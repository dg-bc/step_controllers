==> flow/design.v <==
module add_step(
    input clk,
    input start,
    input [7:0] in_data,
    output reg [7:0] out_data,
    output reg done
);
    always @(posedge clk) begin
        if (start) begin
            out_data <= in_data + 8'd5;
            done <= 1'b1;
        end else begin
            done <= 1'b0;
        end
    end
endmodule
module mult_step(
    input clk,
    input start,
    input [7:0] in_data,
    output reg [7:0] out_data,
    output reg done
);
    always @(posedge clk) begin
        if (start) begin
            out_data <= in_data * 8'd2;
            done <= 1'b1;
        end else begin
            done <= 1'b0;
        end
    end
endmodule
module special_step(
    input clk,
    input start,
    input [7:0] in_data,
    output reg [7:0] out_data,
    output reg done
);
    always @(posedge clk) begin
        if (start) begin
            out_data <= in_data + 8'd3;
            done <= 1'b1;
        end else begin
            done <= 1'b0;
        end
    end
endmodule
module step_controller(
    input        clk,
    input        rst_n,
    input  [7:0] data_in,
    input        start,
    output [7:0] data_out,
    output       done
);
localparam IDLE       = 3'd0;
localparam STEP1      = 3'd1;
localparam STEP2_FIR  = 3'd2;  
localparam STEP2_SEC  = 3'd3;  
localparam STEP3      = 3'd4;
reg [2:0] state, next_state;    
reg [7:0] input_reg;          
reg [7:0] intermediate_reg;    
reg [7:0] data_out_reg;       
reg done_reg;                 
wire step1_start, step2_start, step3_start;
wire [7:0] step1_out, step2_out, step3_out;
wire step1_done, step2_done, step3_done;
wire [7:0] step1_data_in, step2_data_in, step3_data_in;
add_step step1_inst(
    .clk(clk),
    .start(step1_start),
    .in_data(step1_data_in),
    .out_data(step1_out),
    .done(step1_done)
);
mult_step step2_inst(
    .clk(clk),
    .start(step2_start),
    .in_data(step2_data_in),
    .out_data(step2_out),
    .done(step2_done)
);
special_step step3_inst(
    .clk(clk),
    .start(step3_start),
    .in_data(step3_data_in),
    .out_data(step3_out),
    .done(step3_done)
);
assign step1_data_in = input_reg;              
assign step2_data_in = intermediate_reg;       
assign step3_data_in = intermediate_reg;       
assign step1_start = (state == STEP1) && !done_reg;
assign step2_start = ((state == STEP2_FIR) || (state == STEP2_SEC)) && !done_reg;
assign step3_start = (state == STEP3) && !done_reg;
always @(posedge clk or negedge rst_n) begin
    if (!rst_n) state <= IDLE;
    else state <= next_state;
end
always @(*) begin
    next_state = state;   
    case (state)
        IDLE:      if (start) next_state = STEP1;
        STEP1:     if (step1_done) next_state = STEP2_FIR;
        STEP2_FIR: if (step2_done) next_state = STEP2_SEC;
        STEP2_SEC: if (step2_done) next_state = STEP3;
        STEP3:     if (step3_done) next_state = IDLE;
        default:   next_state = IDLE;  
    endcase
end
always @(posedge clk or negedge rst_n) begin
    if (!rst_n) begin
        input_reg         <= 8'd0;
        intermediate_reg  <= 8'd0;
        data_out_reg      <= 8'd0;
        done_reg          <= 1'b0;
    end else begin
        done_reg <= 1'b0;
        case (state)
            IDLE: begin
                if (start) begin
                    input_reg <= data_in;
                end
            end
            STEP1: begin
                if (step1_done) begin
                    intermediate_reg <= step1_out;
                end
            end
            STEP2_FIR: begin
                if (step2_done) begin
                    intermediate_reg <= step2_out;
                end
            end
            STEP2_SEC: begin
                if (step2_done) begin
                    intermediate_reg <= step2_out;
                end
            end
            STEP3: begin
                if (step3_done) begin
                    data_out_reg <= step3_out;
                    done_reg <= 1'b1;
                end
            end
            default: ;  
        endcase
    end
end
assign data_out = data_out_reg;
assign done     = done_reg;
endmodule
== Reports on step_controller ==
What the tools print for step_controller, step after step.
Lines are those of the file above, counted from 1.
Not given: --
Set-up
  design top: step_controller
  clock: clk
  cell library: sky130hd
  corner: tt_025C_1v80

== Word-level counts ==
Source: Yosys, flattened and elaborated, memories not mapped. Widths are those after wreduce. Registers that Yosys merges into a memory's read port (data or address) are not register bits. Print and check cells do not count. Equal cells are merged and count once.
Bit counts
  register bits: 54
  bits of input ports: 11
Operators by class
  add/subtract/negate cells: 2
  equality and inequality tests: 10
  mux-type cells: 14
  reduce/logical cells: 12
Operators by type and width (number)
  parallel mux 8 bit (select 2 bit): 1
  2-to-1 mux 8 bit: 2
  parallel mux 3 bit (select 5 bit): 1
  2-to-1 mux 3 bit: 5
  != test 2 x 1 -> 1 bit (second input constant): 5
  adder 8 x 2 -> 8 bit (second input constant): 1
  adder 8 x 3 -> 8 bit (second input constant): 1
  == test 3 x 2 -> 1 bit (second input constant): 2
  AND reduction 5 bit: 1
  2-to-1 mux 1 bit: 5
  AND reduction 2 bit: 2
  logical AND 1 bit: 3
  == test 3 x 1 -> 1 bit (second input constant): 1
  == test 3 bit (second input constant): 1
  zero test 3 bit: 1
  AND reduction 3 bit: 1
  nonzero test 3 bit: 1
  != test 2 bit (second input constant): 1
  OR reduction 2 bit: 1
  logical OR 1 bit: 1
  zero test 1 bit: 1

== Logic depth ==
Yosys ltp: most cells in a row. Word level: on the elaborated netlist, between registers, memories and ports. Mapped: between sequential cells and ports; inverters and the memories' decode and read muxes count.
Depth
  depth in word-level cells: 4
  ABC_AREA: 0
  gate-level depth with buffers: 4
  depth with buffers taken out: 4

== Mapped cells and area ==
Source: synth_stat.txt of the flow (Yosys; design flattened, memories mapped). It holds for the ABC_AREA given above (unset counts as 0); a run with the other value may have another netlist.
Synthesis totals
  mapped cells: 152
  mapped area: 2175.8 um2
  flip-flops: 56
  buffer cells: 2
Cell types
  sky130_fd_sc_hd__dfrtp_1: number 29, total area 725.696 um2
  sky130_fd_sc_hd__edfxtp_1: number 23, total area 690.662 um2
  sky130_fd_sc_hd__mux2_2: number 17, total area 191.434 um2
  sky130_fd_sc_hd__xnor2_1: number 10, total area 87.584 um2
  sky130_fd_sc_hd__o32ai_1: number 8, total area 70.067 um2
  sky130_fd_sc_hd__dfxtp_1: number 3, total area 60.058 um2
  sky130_fd_sc_hd__inv_1: number 14, total area 52.55 um2
  sky130_fd_sc_hd__a21oi_1: number 8, total area 40.038 um2
  sky130_fd_sc_hd__nand2_1: number 10, total area 37.536 um2
  sky130_fd_sc_hd__dfstp_2: number 1, total area 26.275 um2
  sky130_fd_sc_hd__ha_1: number 2, total area 25.024 um2
  sky130_fd_sc_hd__o21ai_0: number 5, total area 25.024 um2
  sky130_fd_sc_hd__nor2_1: number 5, total area 18.768 um2
  sky130_fd_sc_hd__o2111ai_1: number 2, total area 17.517 um2
  sky130_fd_sc_hd__xor2_1: number 2, total area 17.517 um2
  sky130_fd_sc_hd__nor2b_1: number 2, total area 12.512 um2
  sky130_fd_sc_hd__o211ai_2: number 1, total area 12.512 um2
  sky130_fd_sc_hd__nand4bb_1: number 1, total area 11.261 um2
Not listed: further types 7, cells in them 9.
By module: a second synthesis without flattening, with its own total; a netlist apart from the flattened one above.
Unflattened totals
  cell total of the unflattened synthesis: 155
  area total of the unflattened synthesis: 2195.9 um2
Rows give one instance, submodules left out.
By module
  step_controller: times used 1, cells 94, area 1204.9 um2
  special_step: times used 1, cells 27, area 376.6 um2
  add_step: times used 1, cells 24, area 372.9 um2
  mult_step: times used 1, cells 10, area 241.5 um2

== Worst setup path after synthesis ==
Path of least setup slack by OpenSTA after synthesis, without wires, with an ideal clock, recovery checks aside; 20% of the period is set as input and as output delay. Where synthesis merged equal registers, the netlist keeps one of their names.
Timing post-synthesis
  path type: reg-to-reg
  from: register intermediate_reg[0]
  to: register step3_inst.out_data[6]
  period: 2.24 ns
  launch time at the first pin: 0.000 ns
  data arrival time: 1.016 ns
  path slack: 0.960 ns
  path delay: 1.280 ns
  stages on the path: 5
  period reached after synthesis: 1.28 ns
"path delay" = arrival - input delay + setup time.
"stages on the path" counts driving pins, that of a launching flip-flop among them; a cell with two outputs on the path counts twice.
"period reached after synthesis" = period - worst setup slack (recovery checks aside). The figure is calculated, with input and output delays left at 20% of the set period.
Between the ends stands the longest chain of elaborated cells between them, by number of cells; it is not shown to be the way that was timed. Of several equally long chains one is given.
A line is the first line of the expression or statement that the cell stems from. Yosys adds cells for indexed reads and writes and turns some case tables into memories.
A register here has more assigning lines than the two given.
On the way, post-synthesis
  path through: sky130_fd_sc_hd__dfrtp_1 sky130_fd_sc_hd__inv_1 sky130_fd_sc_hd__ha_1 sky130_fd_sc_hd__nor4_1 sky130_fd_sc_hd__xnor2_1
  cells in the longest elaborated chain: 1
  elaborated cells on any way between the ends: 1
Ends and longest elaborated chain, post-synthesis
  start: declaration: RTL line 64  | reg [7:0] intermediate_reg;
  start: assignment: RTL line 129  | intermediate_reg <= step1_out;
  start: assignment: RTL line 134  | intermediate_reg <= step2_out;
  adder 8 x 2 -> 8 bit: RTL line 42  | out_data <= in_data + 8'd3;
  end: assignment: RTL line 42
  end: declaration: RTL line 37  | output reg [7:0] out_data,

== Worst path after layout ==
From the final timing report of flow run 1: the path of least setup slack in the routed layout; clock arrival at registers is part of the times.
Timing after layout
  path type: reg-to-output
  from: register done_reg
  to: output port done
  period: 2.22 ns
  external output delay: 0.44 ns
  launch time at the first pin: 0.31 ns
  data arrival time: 1.30 ns
  path slack: 0.47 ns
  stages on the path: 2
A register here has more assigning lines than the two given.
On the way, after layout
  path through: sky130_fd_sc_hd__dfrtp_1 sky130_fd_sc_hd__clkdlybuf4s50_1
  cells in the longest elaborated chain: 0
  elaborated cells on any way between the ends: 0
Ends and longest elaborated chain, after layout
  start: declaration: RTL line 66  | reg done_reg;
  start: assignment: RTL line 118  | done_reg          <= 1'b0;
  start: assignment: RTL line 120  | done_reg <= 1'b0;
  end: declaration: RTL line 55  | output       done

==> runs of step_controller <==
2 stored runs of step_controller in the flow (synthesis by Yosys, layout by OpenROAD, sky130hd cells), in arbitrary order. Constraints: input delay and output delay 20% of the set period each, output load 0.01 pF.
"achieved clock period" means the clock period less the worst setup slack. The figure is calculated, with input and output delays left at 20% of the set period.
"worst setup path time" is the time allowed to the run's worst setup path (the clock period less input and output delay, where it has them) less its slack. Clock arrival times count: a late capture clock shortens it, a late launch clock lengthens it.
By "power" is meant OpenSTA's value without simulated activity: inputs other than the clock are taken to toggle once in ten clock periods, and the tool carries that through the logic.

Flow run 1
==> flow/run.sh <==
#!/bin/bash
# the make line also repeats the synthesis and layout settings of config.mk as NAME=value (left out here)
make -C /OpenROAD-flow-scripts/flow DESIGN_CONFIG=/design/flow/config.mk WORK_HOME=/design/flow/orfs CLKGATE_MAP_FILE= finish
==> flow/config.mk <==
export PLATFORM = sky130hd
export DESIGN_NAME = step_controller
export DESIGN_NICKNAME = step_controller
export VERILOG_FILES = /design/flow/design.v
export SDC_FILE = /design/flow/constraint.sdc
export NUM_CORES = 4
export LEC_CHECK = 0
export CAP_MARGIN = 20
export CELL_PAD_IN_SITES_DETAIL_PLACEMENT = 0
export CELL_PAD_IN_SITES_GLOBAL_PLACEMENT = 1
export CORE_ASPECT_RATIO = 1.14
export CORE_MARGIN = 2
export CORE_UTILIZATION = 39
export CTS_CLUSTER_SIZE = 91
export GPL_TIMING_DRIVEN = 0
export MAX_ROUTING_LAYER = met5
export PLACE_DENSITY_LB_ADDON = 0.05
export SLEW_MARGIN = 5
==> flow/constraint.sdc <==
create_clock -name core_clock -period 2.22 [get_ports {clk}]
set_input_delay 0.4440 -clock core_clock [delete_from_list [all_inputs] [get_ports {clk}]]
set_output_delay 0.4440 -clock core_clock [all_outputs]
set_load 0.01 [all_outputs]

==> results of flow run 1 <==
chip area after synthesis (Yosys): 2175.8 um2
die area: 6193.7 um2
standard-cell area of the final layout: 2568.7 um2
utilization: 0.469
worst setup slack after layout: 0.473 ns
total negative slack: 0.000 ns
power: 3373 uW
achieved clock period: 1.747 ns
worst setup path time: 1.30 ns
worst setup path kind: reg-to-output

Flow run 2
==> flow/run.sh <==
#!/bin/bash
# the make line also repeats the synthesis and layout settings of config.mk as NAME=value (left out here)
make -C /OpenROAD-flow-scripts/flow DESIGN_CONFIG=/design/flow/config.mk WORK_HOME=/design/flow/orfs CLKGATE_MAP_FILE= finish
==> flow/config.mk <==
export PLATFORM = sky130hd
export DESIGN_NAME = step_controller
export DESIGN_NICKNAME = step_controller
export VERILOG_FILES = /design/flow/design.v
export SDC_FILE = /design/flow/constraint.sdc
export NUM_CORES = 4
export LEC_CHECK = 0
export CAP_MARGIN = 20
export CORE_MARGIN = 2
export CORE_UTILIZATION = 40
export SETUP_SLACK_MARGIN = 0.33
export SLEW_MARGIN = 20
==> flow/constraint.sdc <==
create_clock -name core_clock -period 1.61 [get_ports {clk}]
set_input_delay 0.3220 -clock core_clock [delete_from_list [all_inputs] [get_ports {clk}]]
set_output_delay 0.3220 -clock core_clock [all_outputs]
set_load 0.01 [all_outputs]

==> results of flow run 2 <==
chip area after synthesis (Yosys): 2175.8 um2
die area: 6045.8 um2
standard-cell area of the final layout: 2673.8 um2
utilization: 0.517
worst setup slack after layout: 0.341 ns
total negative slack: 0.000 ns
power: 4722 uW
achieved clock period: 1.269 ns
worst setup path time: 1.27 ns
worst setup path kind: reg-to-reg
